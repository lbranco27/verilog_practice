==> flow/design.v <==
module pc_counter (clock, endereco);
	input clock;
	reg [31:0] counter;
	output [31:0] endereco;
	initial begin
		counter = 32'b00000000000000000000000000000000;
	end
	always @(posedge clock) begin
		counter = counter + 32'b00000000000000000000000000000001;
	end
	assign endereco = counter;
endmodule
module cpu (clock, valor_saida);
	input clock;
	output [31:0] valor_saida;
	wire [31:0] counter;
	wire [31:0] instrucao;
	wire [31:0] data_ula;
	wire [31:0] valor_regd;
	wire [31:0] valor_reg1;
	wire [31:0] valor_reg2;
	pc_counter pc_counter
	( 
		clock, 
		counter
	);
	memoria_instrucoes memoria_instrucoes
	(
		counter, 
		clock,
		instrucao
	);
	banco_registradores banco_registradores
	(
		clock,
		instrucao[26:22],
		instrucao[21:17],
		instrucao[16:12],
		data_ula,
		valor_regd,
		valor_reg1, 
		valor_reg2
	);
	ula ula
	(
		instrucao[31:27],
		valor_reg1,
		valor_reg2,
		data_ula
	);
	assign valor_saida = valor_regd;
endmodule
module memoria_instrucoes (counter, clock, instrucao_saida);
	input clock;
	input [31:0] counter;
	output [31:0] instrucao_saida;
	reg [31:0] memoria_instrucoes [99:0];
	always @(posedge clock)
	begin
		memoria_instrucoes[0] <= 32'b00001001100011000100000000000000; 
		memoria_instrucoes[1] <= 32'b00001001100011000100000000000000; 
		memoria_instrucoes[2] <= 32'b00001001100011000100000000000000;
		memoria_instrucoes[3] <= 32'b00001001100011000100000000000000;
		memoria_instrucoes[4] <= 32'b00011001100011000101000000000000;
		memoria_instrucoes[5] <= 32'b00001000100000100011000000000001;
		memoria_instrucoes[6] <= 32'b00001000100001100000000000000010;
		memoria_instrucoes[7] <= 32'b00001000100000000001000000000000; 
		memoria_instrucoes[8] <= 32'b00001000100000100011000000000001;
		memoria_instrucoes[9] <= 32'b00001000100001100000000000000010;
		memoria_instrucoes[10] <= 32'b00001000100000000001000000000000; 
		memoria_instrucoes[11] <= 32'b00001000100000100011000000000001;
		memoria_instrucoes[12] <= 32'b00001000100001100000000000000010;
		memoria_instrucoes[13] <= 32'b00001000100000000001000000000000; 
		memoria_instrucoes[13] <= 32'b00001000100000100011000000000001;
		memoria_instrucoes[15] <= 32'b00001000100001100000000000000010;
	end
	assign instrucao_saida = memoria_instrucoes[counter];
endmodule
module banco_registradores (clock, endereco_regd, endereco_reg1, endereco_reg2, data_in, valor_regd, valor_reg1, valor_reg2);
	input clock;
	input [4:0] endereco_regd;
	input [4:0] endereco_reg1;
	input [4:0] endereco_reg2;
	input [31:0] data_in;
	output [31:0] valor_regd;
	output [31:0] valor_reg1;
	output [31:0] valor_reg2;
	reg [31:0] registradores[31:0];
	initial begin
      	registradores[5'b00000] = 32'b00000000000000000000000000000011;
		registradores[5'b00001] = 32'b00000000000000000000000000000101;
		registradores[5'b00010] = 32'b00000000000000000000000000001011;
		registradores[5'b00011] = 32'b00000000000000000000000000000110;
		registradores[5'b00100] = 32'b00000000000000000000000000001010;  
		registradores[5'b00101] = 32'b00000000000000000000000000000011;  
		registradores[5'b00110] = 32'b00000000000000000000000000000000;  
	end
	always @(posedge clock)
	begin
		registradores[endereco_regd] <= data_in; 
	end
	assign valor_regd = registradores[endereco_regd];
	assign valor_reg1 = registradores[endereco_reg1];
	assign valor_reg2 = registradores[endereco_reg2];
endmodule
module ula
	(opcode, data1_in, data2_in, data_out);
	input [31:0] data1_in;   
	input [31:0] data2_in;
	input [4:0] opcode;
	output [31:0] data_out;
	reg [31:0] result;
	always @(data1_in or data2_in or opcode)
	begin
		case(opcode)
			5'b00001:
			result = data1_in + data2_in;
            5'b00011:
			result = data1_in - data2_in;
			default:
				result = 32'b00000000000000000000000000000000;
		endcase
	end
	assign data_out = result;
endmodule
# --- From RTL to reports: cpu ---
# The steps from the RTL of cpu to its reports follow in flow order.
# Lines are those of the file above, counted from 1.
design:
  top_module: "cpu"
  clock: "clock"
  cell_library: "sky130hd"
  corner: "tt_025C_1v80"

# --- After elaboration ---
# Source: Yosys, flattened and elaborated. Widths are those after wreduce; folded enables and synchronous resets count as part of the registers. Registers that Yosys merges into a memory's read port (data or address) are not register bits. Print and check cells do not count. Equal cells are merged and count once.
# Yosys's memory passes give these memory sizes; they may raise the number of words (mostly to a power of two), join words into wider ones and drop unused or constant bits.
op_classes:
  equal: 101
  muxes: 2
  n_reduce_logical: 5
  add_sub_neg: 3
op_table:
  columns: ["operator", "count"]
  rows:
  - ["case mux 32 bit (select 90 bit)", 1]
  - ["equality test 7 bit (second input constant)", 36]
  - ["equality test 7 x 6 -> 1 bit (second input constant)", 32]
  - ["equality test 7 x 5 -> 1 bit (second input constant)", 16]
  - ["case mux 32 bit (select 2 bit)", 1]
  - ["equality test 7 x 4 -> 1 bit (second input constant)", 8]
  - ["adder 32 x 1 -> 32 bit (second input constant)", 1]
  - ["adder 32 bit", 1]
  - ["subtractor 32 bit", 1]
  - ["equality test 7 x 3 -> 1 bit (second input constant)", 4]
  - ["equality test 7 x 2 -> 1 bit (second input constant)", 2]
  - ["OR reduction 4 bit", 3]
  - ["equality test 7 x 1 -> 1 bit (second input constant)", 1]
  - ["logical NOT 7 bit", 1]
  - ["equality test 5 x 1 -> 1 bit (second input constant)", 1]
  - ["equality test 5 x 2 -> 1 bit (second input constant)", 1]
  - ["OR reduction 2 bit", 1]
bits:
  reg_bits: 32
  input_bits: 1
  output_inout_bits: 32
  mem_count: 1
  ram_bits: 1024
mem_list:
  columns: ["memory", "size", "word_bits", "rd", "write_ports", "line", "text"]
  rows:
  - ["banco_registradores.registradores", 32, 32, 3, 1, 88, "reg [31:0] registradores[31:0];"]

# --- Depth ---
# Yosys ltp: most cells in a row. Word level: on the elaborated netlist, between registers, memories and ports. Mapped: between sequential cells and ports; inverters and the memories' decode and read muxes count.
logic_depth:
  word_depth: 5
  abc_area: 0
  mapped_depth: 24

# --- Netlist ---
# Source: synth_stat.txt of the flow (Yosys; design flattened, memories mapped). It holds for the ABC_AREA given above (unset counts as 0); a run with the other value may have another netlist.
synth_totals:
  sequential_area_mm2: 0.002062
  area_mm2: 0.0048509
  buffers: 27
  mapped_cells: 486
  flip_flops: 71
by_type:
  columns: ["cell", "count", "type_area_um2"]
  rows:
  - ["sky130_fd_sc_hd__edfxtp_1", 64, 1.92E+03]
  - ["sky130_fd_sc_hd__ha_1", 36, 450.432]
  - ["sky130_fd_sc_hd__a21o_1", 50, 375.36]
  - ["sky130_fd_sc_hd__a21oi_1", 58, 290.278]
  - ["sky130_fd_sc_hd__xnor2_1", 26, 227.718]
  - ["sky130_fd_sc_hd__and2_1", 30, 187.68]
  - ["sky130_fd_sc_hd__dfxtp_1", 7, 140.134]
  - ["sky130_fd_sc_hd__nand2_1", 34, 127.622]
  - ["sky130_fd_sc_hd__o21ai_0", 18, 90.086]
  - ["sky130_fd_sc_hd__clkbuf_1", 21, 78.826]
  - ["sky130_fd_sc_hd__nor2_1", 20, 75.072]
  - ["sky130_fd_sc_hd__nand2b_1", 10, 62.56]
  - ["sky130_fd_sc_hd__xor2_1", 7, 61.309]
  - ["sky130_fd_sc_hd__o21a_1", 7, 52.55]
  - ["sky130_fd_sc_hd__a31oi_1", 8, 50.048]
  - ["sky130_fd_sc_hd__inv_1", 10, 37.536]
  - ["sky130_fd_sc_hd__nand4_1", 6, 37.536]
  - ["sky130_fd_sc_hd__nand3_1", 7, 35.034]
# Other cell types: 33; their cells: 67.
# The figures by module come from a second, unflattened synthesis with its own total; it is not the netlist above.
unflattened:
  hier_cells: 4495
  hier_area_mm2: 0.0604104
# Each row is one instance without its submodules.
by_module:
  columns: ["module", "n_cells", "n_inst", "mod_area_mm2", "seq_area_mm2"]
  rows:
  - ["banco_registradores", 3902, 1, 0.0560037, 0.0307495]
  - ["ula", 410, 1, 0.0027151, 0]
  - ["pc_counter", 127, 1, 0.0013188, 0.0006406]
  - ["memoria_instrucoes", 56, 1, 0.0003729, 0]
  - ["cpu", 0, 1, 0, 0]

# --- Worst setup path after synthesis ---
# Path of least setup slack by OpenSTA after synthesis, without wires, with an ideal clock, recovery checks aside; 20% of the period is set as input and as output delay. Where synthesis merged equal registers, the netlist keeps one of their names.
synth_path:
  path_kind: "reg-to-reg"
  start: "register pc_counter.counter[0]"
  end: "memory banco_registradores.registradores[2][31]"
  setup_time_ps: 273
  t_arrival_ps: 4931
  driving_pins: 23
  t_required_ps: 4547
  period_ps: 4820
  slack_ps: -384
  t_first_pin_ps: 0
  delay_ps: 5204
  period_less_setup_slack_ps: 5204
# "delay_ps" is the arrival time less input delay plus setup time.
# "driving_pins": output pins that drive a net of the path, with the launching flip-flop's if there is one; two outputs of one cell count as two.
# "period_less_setup_slack_ps" is the clock period less the worst setup slack; recovery checks do not enter. This is arithmetic on one report: input and output delays are still those of the set period (20% each).
# Between the ends stands the longest chain of elaborated cells between them, by number of cells; it is not shown to be the way that was timed. Of several equally long chains one is given.
# Each line given opens the expression or statement behind the cell; cells for indexed reads and writes are added by Yosys, which also makes memories of some case tables.
# The chain passes a memory read, where the word-level depth is cut; so it can be longer than that depth.
synth_between:
  path_cell_list: "sky130_fd_sc_hd__dfxtp_1 > sky130_fd_sc_hd__inv_1 > sky130_fd_sc_hd__ha_1 > sky130_fd_sc_hd__or3_1 > sky130_fd_sc_hd__o221ai_1 > sky130_fd_sc_hd__nand2b_1 > sky130_fd_sc_hd__buf_2 > sky130_fd_sc_hd__buf_2 > sky130_fd_sc_hd__o31ai_1 > sky130_fd_sc_hd__ha_1 > sky130_fd_sc_hd__a31oi_1 > sky130_fd_sc_hd__clkbuf_1 > sky130_fd_sc_hd__a21oi_1 > sky130_fd_sc_hd__ha_1 > sky130_fd_sc_hd__clkbuf_1 > sky130_fd_sc_hd__a21o_1 > sky130_fd_sc_hd__a21o_1 > sky130_fd_sc_hd__a21o_1 > sky130_fd_sc_hd__a211oi_1 > sky130_fd_sc_hd__o21ai_0 > sky130_fd_sc_hd__a21oi_1 > sky130_fd_sc_hd__mux2i_1 > sky130_fd_sc_hd__nand4_1"
  elab_chain_len: 6
  cells_between: 111
  classes_between: "add/sub (2); eq/ne (101); mux (2); reduce/logical (5); memory (1)"
synth_rtl:
  columns: ["element", "line", "text"]
  rows:
  - ["from (decl)", 3, "reg [31:0] counter;"]
  - ["from (assign)", 9, "counter = counter + 32'b00000000000000000000000000000001;"]
  - ["equality test 7 x 3 -> 1 bit", 77, "assign instrucao_saida = memoria_instrucoes[counter];"]
  - ["OR reduction 4 bit", null, null]
  - ["case mux 32 bit (select 90 bit)", 77, null]
  - ["memory (32 x 32 bit)", 88, "reg [31:0] registradores[31:0];"]
  - ["subtractor 32 bit", 119, "result = data1_in - data2_in;"]
  - ["case mux 32 bit (select 2 bit)", 115, "case(opcode)"]
  - ["to (decl)", 88, null]

# --- Timing after layout ---
# From the final timing report of flow run 1: the path of least setup slack in the routed layout; clock arrival at registers is part of the times.
# The path's times are printed in steps of 10 ps; the period is the one set.
layout_path:
  path_kind: "reg-to-reg"
  start: "register pc_counter.counter[0]"
  end: "memory banco_registradores.registradores[2][29]"
  t_first_pin_ps: 350
  t_arrival_ps: 4420
  period_ps: 3910
  slack_ps: -430
  setup_time_ps: 260
  driving_pins: 24
  t_required_ps: 3990
# Between the ends stands the longest chain of elaborated cells between them, by number of cells; it is not shown to be the way that was timed. Of several equally long chains one is given.
# The chain passes a memory read, where the word-level depth is cut; so it can be longer than that depth.
layout_between:
  path_cell_list: "sky130_fd_sc_hd__dfxtp_4 > sky130_fd_sc_hd__inv_4 > sky130_fd_sc_hd__ha_4 > sky130_fd_sc_hd__or3_4 > sky130_fd_sc_hd__o221ai_4 > sky130_fd_sc_hd__nand2b_4 > sky130_fd_sc_hd__buf_8 > sky130_fd_sc_hd__buf_16 > sky130_fd_sc_hd__nand2_4 > sky130_fd_sc_hd__o31ai_4 > sky130_fd_sc_hd__ha_4 > sky130_fd_sc_hd__a31oi_4 > sky130_fd_sc_hd__buf_8 > sky130_fd_sc_hd__a21oi_1 > sky130_fd_sc_hd__ha_1 > sky130_fd_sc_hd__clkbuf_4 > sky130_fd_sc_hd__a21oi_1 > sky130_fd_sc_hd__o21ai_1 > sky130_fd_sc_hd__nand2b_4 > sky130_fd_sc_hd__o31a_1 > sky130_fd_sc_hd__o311ai_4 > sky130_fd_sc_hd__o22ai_2 > sky130_fd_sc_hd__o31ai_2 > sky130_fd_sc_hd__xnor2_1"
  elab_chain_len: 6
  cells_between: 111
  classes_between: "add/sub (2); eq/ne (101); mux (2); reduce/logical (5); memory (1)"
layout_rtl:
  columns: ["element", "line", "text"]
  rows:
  - ["from (decl)", 3, "reg [31:0] counter;"]
  - ["from (assign)", 9, "counter = counter + 32'b00000000000000000000000000000001;"]
  - ["equality test 7 x 3 -> 1 bit", 77, "assign instrucao_saida = memoria_instrucoes[counter];"]
  - ["OR reduction 4 bit", null, null]
  - ["case mux 32 bit (select 90 bit)", 77, null]
  - ["memory (32 x 32 bit)", 88, "reg [31:0] registradores[31:0];"]
  - ["subtractor 32 bit", 119, "result = data1_in - data2_in;"]
  - ["case mux 32 bit (select 2 bit)", 115, "case(opcode)"]
  - ["to (decl)", 88, null]

# Top module cpu; platform sky130hd; tools Yosys and OpenROAD; 2 stored runs in no particular order. Input and output delays are each 20% of the period that was set; the output load is 0.01 pF.
# By "clock_period_reached_ps" is meant the clock period of the run minus its worst setup slack. This is arithmetic on one report: input and output delays are still those of the set period (20% each).
# "worst_path_time_ps" is the time allowed to the run's worst setup path (the clock period less input and output delay, where it has them) less its slack. Clock arrival times count: a late capture clock shortens it, a late launch clock lengthens it.
# "final_power_mw" rests on the timing tool's default activity at the inputs, not on a simulated workload.
# "worst_path_time_ps" is known to 10 ps.
runs:
  - name: "flow run 1"
    settings:
      period_ns: 3.91
      CORE_UTILIZATION: 34
      SETUP_SLACK_MARGIN: 0.39
      PLACE_DENSITY_LB_ADDON: 0.28
      CORE_ASPECT_RATIO: 1.65
      GPL_TIMING_DRIVEN: 0
      GPL_ROUTABILITY_DRIVEN: 1
      CTS_CLUSTER_SIZE: 62
      CTS_CLUSTER_DIAMETER: 107
      MIN_ROUTING_LAYER: "met1"
      CAP_MARGIN: 20
      CORE_MARGIN: 2
      SLEW_MARGIN: 20
    results:
      yosys.chip_area_mm2: 0.0048509
      layout_stdcell_area_mm2: 0.0069517
      final_setup_tns_ps: -13254
      worst_setup_slack_ps: -433
      final_power_mw: 1.590
      finish.utilization_pct: 49.4
      die_footprint_mm2: 0.0152691
      clock_period_reached_ps: 4343
      worst_path_time_ps: 4340
      worst_setup_path_type: "reg-to-reg"
      final_hold_ws_ps: 541
  - name: "flow run 2"
    settings:
      period_ns: 6.15
      CORE_UTILIZATION: 21
      PLACE_DENSITY: 0.35
      CELL_PAD_IN_SITES_DETAIL_PLACEMENT: 0
      TNS_END_PERCENT: 65
      GPL_TIMING_DRIVEN: 0
      CAP_MARGIN: 25
      SLEW_MARGIN: 25
      CORE_MARGIN: 2
    results:
      finish.utilization_pct: 26.1
      final_hold_ws_ps: 497
      final_setup_tns_ps: 0
      final_power_mw: 1.087
      clock_period_reached_ps: 5745
      die_footprint_mm2: 0.0243313
      yosys.chip_area_mm2: 0.0048509
      layout_stdcell_area_mm2: 0.0059107
      worst_setup_slack_ps: 405
      worst_path_time_ps: 5750
      worst_setup_path_type: "reg-to-reg"
